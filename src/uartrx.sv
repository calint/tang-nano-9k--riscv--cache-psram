==> flow/design.v <==
package configuration;
  parameter int unsigned CLOCK_FREQUENCY_HZ = 27000000;
  parameter int unsigned CPU_FREQUENCY_HZ = 30000000;
  parameter int unsigned RAM_ADDRESS_BITWIDTH = 21;
  parameter int unsigned RAM_ADDRESSING_MODE = 2;
  parameter int unsigned CACHE_COLUMN_INDEX_BITWIDTH = 3;
  parameter int unsigned CACHE_LINE_INDEX_BITWIDTH = 7;
  parameter int unsigned UART_BAUD_RATE = 115200;
  parameter int unsigned FLASH_TRANSFER_FROM_ADDRESS = 32'h00000000;
  parameter int unsigned FLASH_TRANSFER_BYTE_COUNT = 32'h00200000;
  parameter int unsigned STARTUP_WAIT_CYCLES = 1000000;
endpackage
parameter Memory_Clock = 60;
parameter PSRAM_WIDTH = 8;
parameter DQ_WIDTH = 16;
parameter ADDR_WIDTH = 21;
parameter Burst_Length  = "16_Bytes";
parameter burst_num = 4;
parameter Fixed_Latency_Enable = "Fixed";
parameter Initial_Latency = 6;
parameter Drive_Strength = 50;
parameter Deep_Power_Down = "OFF";
parameter Hybrid_Sleep_Mode = "OFF";
parameter Refresh_Rate = "normal";
parameter PASR = "full";
parameter shift_delay = 0;
`timescale 1ns / 1ps
`default_nettype none
module uartrx #(
    parameter int unsigned ClockFrequencyHz = 66_000_000,
    parameter int unsigned BaudRate = 9600
) (
    input wire rst_n,
    input wire clk,
    input wire rx,
    input wire go,
    output logic [7:0] data,
    output logic data_ready
);
  localparam int unsigned BIT_TIME = ClockFrequencyHz / BaudRate;
  typedef enum {
    Idle,
    StartBit,
    DataBits,
    StopBit,
    WaitForGoLow
  } state_e;
  state_e state;
  logic [3:0] bit_count;   
  logic [(BIT_TIME == 1 ? 1 : $clog2(BIT_TIME))-1:0] bit_counter;
  always_ff @(posedge clk) begin
    if (!rst_n) begin
      state <= Idle;
      data <= 0;
      data_ready <= 0;
      bit_count <= 0;
      bit_counter <= 0;
    end else begin
      unique case (state)
        Idle: begin
          if (go && !rx) begin   
            bit_counter <= BIT_TIME == 1 ? 0 : (BIT_TIME / 2 - 1);
            state <= BIT_TIME == 1 ? DataBits : StartBit;
          end
        end
        StartBit: begin
          bit_counter <= bit_counter - 1'b1;
          if (bit_counter == 0) begin
            bit_counter <= BIT_TIME - 1;
            bit_count <= 0;
            state <= DataBits;
          end
        end
        DataBits: begin
          bit_counter <= bit_counter - 1'b1;
          if (bit_counter == 0) begin
            data[bit_count] <= rx;
            bit_counter <= BIT_TIME - 1;
            bit_count <= bit_count + 1'b1;
            if (bit_count == 7) begin
              bit_count <= 0;
              state <= StopBit;
            end
          end
        end
        StopBit: begin
          bit_counter <= bit_counter - 1'b1;
          if (bit_counter == 0) begin
            data_ready <= 1;
            state <= WaitForGoLow;
          end
        end
        WaitForGoLow: begin
          if (!go) begin
            data_ready <= 0;
            state <= Idle;
          end
        end
        default: ;
      endcase
    end
  end
endmodule
`default_nettype wire
; From RTL to reports: uartrx
; Tool output for the design above, in the order of the flow.
; Line numbers count from 1 in the design file above.
; Operators: Yosys type, input widths -> output width; for muxes data width and select width s.
; A cell with - has no value.
[setup]
design = uartrx
clock_port = clk
lib = sky130hd
corner = tt_025C_1v80

; Word-level counts
; Yosys after proc, flatten, opt, wreduce and memory -nomap, before mapping. Memory bits, and registers merged into a memory's read port (data or address), are not among the register bits. Print and check cells are not counted.
[op_classes]
reduce_logical = 14
logic = 3
n_shift = 2
n_mux = 17
eq_ne = 11
addsub = 3
[op_table]
columns = operator, count
row1 = $mux 32, 6
row2 = $pmux 32 s5, 1
row3 = $eq 32x2->1 const B, 2
row4 = $pmux 13 s3, 1
row5 = $eq 32x1->1 const B, 1
row6 = $eq 32x3->1 const B, 1
row7 = $logic_not 32->1, 1
row8 = $mux 13, 2
row9 = $sub 13x1->13 const B, 1
row10 = $logic_not 13->1, 1
row11 = $ne 2x2->1 const B, 6
row12 = $mux 4, 3
row13 = $shift 1x5->8, 1
row14 = $shift 1x5->8 const A, 1
row15 = $and 8x8->8, 1
row16 = $or 8x8->8, 1
row17 = $not 8->8, 1
row18 = $pmux 4 s2, 1
row19 = $reduce_and 7->1, 1
row20 = $reduce_and 3->1, 2
row21 = $neg 4->5, 1
row22 = $reduce_bool 5->1, 1
row23 = $reduce_and 2->1, 2
row24 = $reduce_bool 2->1, 2
row25 = $add 4x1->4 const B, 1
row26 = $eq 4x3->1 const B, 1
row27 = $reduce_bool 4->1, 1
row28 = $reduce_or 2->1, 1
; Other operator kinds: 4; their cells: 5.
[word_totals]
output_inout_bits = 9
wordCells = 55
regBits = 58

; Depth
; Longest topological path by Yosys (ltp), each cell counted once; first at word level (registers and memories cut), then after technology mapping (sequential cells cut; the memories' decode and read muxes count).
[logic_depth]
ltp_word = 5
ABC_AREA = 0
ltp_mapped = 7

; Netlist
; The flow's flattened synthesis, as Yosys stat reports it; memories are mapped. The netlist is that of the ABC_AREA named above (0 if unset); the other value can give another one.
; The area totals of this step are shown rounded.
[mapped]
stdcells = 227
mapped_area_um2 = 1870
seqArea_um2 = 621
ffs = 31
[types]
columns = cell_type, count, type_area_um2
row1 = sky130_fd_sc_hd__dfxtp_1, 31, 620.595
row2 = sky130_fd_sc_hd__nand2_1, 24, 90.086
row3 = sky130_fd_sc_hd__ha_1, 7, 87.584
row4 = sky130_fd_sc_hd__o21ai_0, 16, 80.077
row5 = sky130_fd_sc_hd__a21oi_1, 13, 65.062
row6 = sky130_fd_sc_hd__nand4_1, 10, 62.56
row7 = sky130_fd_sc_hd__and4_1, 7, 61.309
row8 = sky130_fd_sc_hd__clkbuf_1, 13, 48.797
row9 = sky130_fd_sc_hd__o221a_2, 4, 45.043
row10 = sky130_fd_sc_hd__nor4_1, 7, 43.792
row11 = sky130_fd_sc_hd__nor2_1, 10, 37.536
row12 = sky130_fd_sc_hd__a31oi_1, 5, 31.28
row13 = sky130_fd_sc_hd__a32o_1, 3, 30.029
row14 = sky130_fd_sc_hd__nand3_1, 6, 30.029
row15 = sky130_fd_sc_hd__o21a_1, 4, 30.029
row16 = sky130_fd_sc_hd__or4_1, 4, 30.029
row17 = sky130_fd_sc_hd__inv_1, 7, 26.275
row18 = sky130_fd_sc_hd__nor4b_1, 3, 26.275
; Other cell types: 32; their cells: 53.

; Timing after synthesis
; OpenSTA on the mapped netlist: ideal clock, no wires. The path of least setup slack (recovery checks aside). Input and output delay are each 20% of the period. Register names are those of the netlist, which keeps one name where synthesis merged equal registers.
[synth_path]
path_type = register -> register
startpoint = register bit_counter[0]
endpoint = register bit_counter[4]
required_ns = 4.712
clock_period_ns = 4.8
path_delay_ns = 2.129
driving_pins = 8
path_slack_ns = 2.670
t_arrival_ns = 2.041
t_first_pin_ns = 0.000
n_path_buf = 1
synth_period_reached_ns = 2.13
; "path_delay_ns" is the arrival time less input delay plus setup time.
; "driving_pins": output pins that drive a net of the path, with the launching flip-flop's if there is one; two outputs of one cell count as two.
; "synth_period_reached_ns" = period - worst setup slack (recovery checks aside). The figure is calculated, with input and output delays left at 20% of the set period.
; The rows between start and end are the longest chain of elaborated cells between them; the timing report does not say that the signal goes this way. Where chains are equally long, one stands for them.
; A line is the first line of the expression or statement that the cell stems from. Yosys adds cells for indexed reads and writes and turns some case tables into memories.
; A register here has more assigning lines than the two given.
[synth_between]
cell_sequence = sky130_fd_sc_hd__dfxtp_1 sky130_fd_sc_hd__inv_1 sky130_fd_sc_hd__ha_1 sky130_fd_sc_hd__or4b_1 sky130_fd_sc_hd__or4_4 sky130_fd_sc_hd__buf_6 sky130_fd_sc_hd__o31a_1 sky130_fd_sc_hd__o32ai_2
elab_chain_len = 3
cells_between = 4
cone_classes = add/sub: 1; mux: 2; reduce/logical: 1
[synth_rtl]
columns = item, line_no
row1 = "start, declared", 50  ; logic [(BIT_TIME == 1 ? 1 : $clog2(BIT_TIME))-1:0] bit_counter;
row2 = "start, assigned", 62  ; bit_counter <= BIT_TIME == 1 ? 0 : (BIT_TIME / 2 - 1);
row3 = "start, assigned", 67  ; bit_counter <= bit_counter - 1'b1;
row4 = $sub 13x1->13, 67
row5 = $mux 13, 68  ; if (bit_counter == 0) begin
row6 = $pmux 13 s3, 59  ; unique case (state)
row7 = "end, assigned", 62
row8 = "end, assigned", 67
row9 = "end, declared", 50

; Worst path after layout
; From the final timing report of run 1: the path of least setup slack in the routed layout; clock arrival at registers is part of the times.
[layout_path]
path_type = register -> register
startpoint = register bit_counter[0]
endpoint = register bit_counter[10]
t_arrival_ns = 2.70
n_path_buf = 0
t_first_pin_ns = 0.27
path_slack_ns = 1.27
required_ns = 3.97
driving_pins = 7
clock_period_ns = 3.8
; The rows between start and end are the longest chain of elaborated cells between them; the timing report does not say that the signal goes this way. Where chains are equally long, one stands for them.
; A register here has more assigning lines than the two given.
[layout_between]
cell_sequence = sky130_fd_sc_hd__dfxtp_1 sky130_fd_sc_hd__inv_1 sky130_fd_sc_hd__ha_1 sky130_fd_sc_hd__or4b_1 sky130_fd_sc_hd__nor4_1 sky130_fd_sc_hd__o21ai_0 sky130_fd_sc_hd__o211a_1
elab_chain_len = 3
cells_between = 4
cone_classes = add/sub: 1; mux: 2; reduce/logical: 1
[layout_rtl]
columns = item, line_no
row1 = "start, declared", 50  ; logic [(BIT_TIME == 1 ? 1 : $clog2(BIT_TIME))-1:0] bit_counter;
row2 = "start, assigned", 62  ; bit_counter <= BIT_TIME == 1 ? 0 : (BIT_TIME / 2 - 1);
row3 = "start, assigned", 67  ; bit_counter <= bit_counter - 1'b1;
row4 = $sub 13x1->13, 67
row5 = $mux 13, 68  ; if (bit_counter == 0) begin
row6 = $pmux 13 s3, 59  ; unique case (state)
row7 = "end, assigned", 62
row8 = "end, assigned", 67
row9 = "end, declared", 50

Subject: flow runs of uartrx

Hi,

Top module uartrx; platform sky130hd; tools Yosys and OpenROAD; 2 stored runs in no particular order. Input and output delays are each 20% of the period that was set; the output load is 0.01 pF.
"timing.worst_path_ns" = time allowed to the worst setup path (clock period - input delay - output delay, where it has them) - its slack; a late launch clock adds to it, a late capture clock takes from it.
The results are shown rounded.

# run 1
==> flow/run.sh <==
#!/bin/bash
# the make line also repeats the synthesis and layout settings of config.mk as NAME=value (left out here)
make -C /OpenROAD-flow-scripts/flow DESIGN_CONFIG=/design/flow/config.mk WORK_HOME=/design/flow/orfs CLKGATE_MAP_FILE= finish
==> flow/config.mk <==
export PLATFORM = sky130hd
export DESIGN_NAME = uartrx
export DESIGN_NICKNAME = uartrx
export VERILOG_FILES = /design/flow/design.v
export SDC_FILE = /design/flow/constraint.sdc
export NUM_CORES = 4
export LEC_CHECK = 0
export CAP_MARGIN = 20
export CORE_MARGIN = 2
export CORE_UTILIZATION = 40
export SLEW_MARGIN = 20
==> flow/constraint.sdc <==
create_clock -name core_clock -period 3.8 [get_ports {clk}]
set_input_delay 0.7600 -clock core_clock [delete_from_list [all_inputs] [get_ports {clk}]]
set_output_delay 0.7600 -clock core_clock [all_outputs]
set_load 0.01 [all_outputs]

==> run 1: results <==
layout_stdcell_area_um2=2080
ws_setup_ns=1.27
timing.worst_path_ns=2.53
critical_path_kind="register -> register"
synth_chip_area_um2=1870
hold_ws_ns=0.470
total_die_area_um2=5240

# run 2
==> flow/run.sh <==
#!/bin/bash
# the make line also repeats the synthesis and layout settings of config.mk as NAME=value (left out here)
make -C /OpenROAD-flow-scripts/flow DESIGN_CONFIG=/design/flow/config.mk WORK_HOME=/design/flow/orfs CLKGATE_MAP_FILE= finish
==> flow/config.mk <==
export PLATFORM = sky130hd
export DESIGN_NAME = uartrx
export DESIGN_NICKNAME = uartrx
export VERILOG_FILES = /design/flow/design.v
export SDC_FILE = /design/flow/constraint.sdc
export NUM_CORES = 4
export LEC_CHECK = 0
export ABC_AREA = 1
export CAP_MARGIN = 20
export CORE_MARGIN = 9
export CORE_UTILIZATION = 59
export MIN_ROUTING_LAYER = met2
export PLACE_DENSITY_LB_ADDON = 0.11
export SETUP_SLACK_MARGIN = 0.06
export SLEW_MARGIN = 20
==> flow/constraint.sdc <==
create_clock -name core_clock -period 2.53 [get_ports {clk}]
set_input_delay 0.5060 -clock core_clock [delete_from_list [all_inputs] [get_ports {clk}]]
set_output_delay 0.5060 -clock core_clock [all_outputs]
set_load 0.01 [all_outputs]

==> run 2: results <==
total_die_area_um2=5660
hold_ws_ns=0.470
ws_setup_ns=0.631
timing.worst_path_ns=1.90
critical_path_kind="register -> register"
synth_chip_area_um2=1930
layout_stdcell_area_um2=2140

Regards
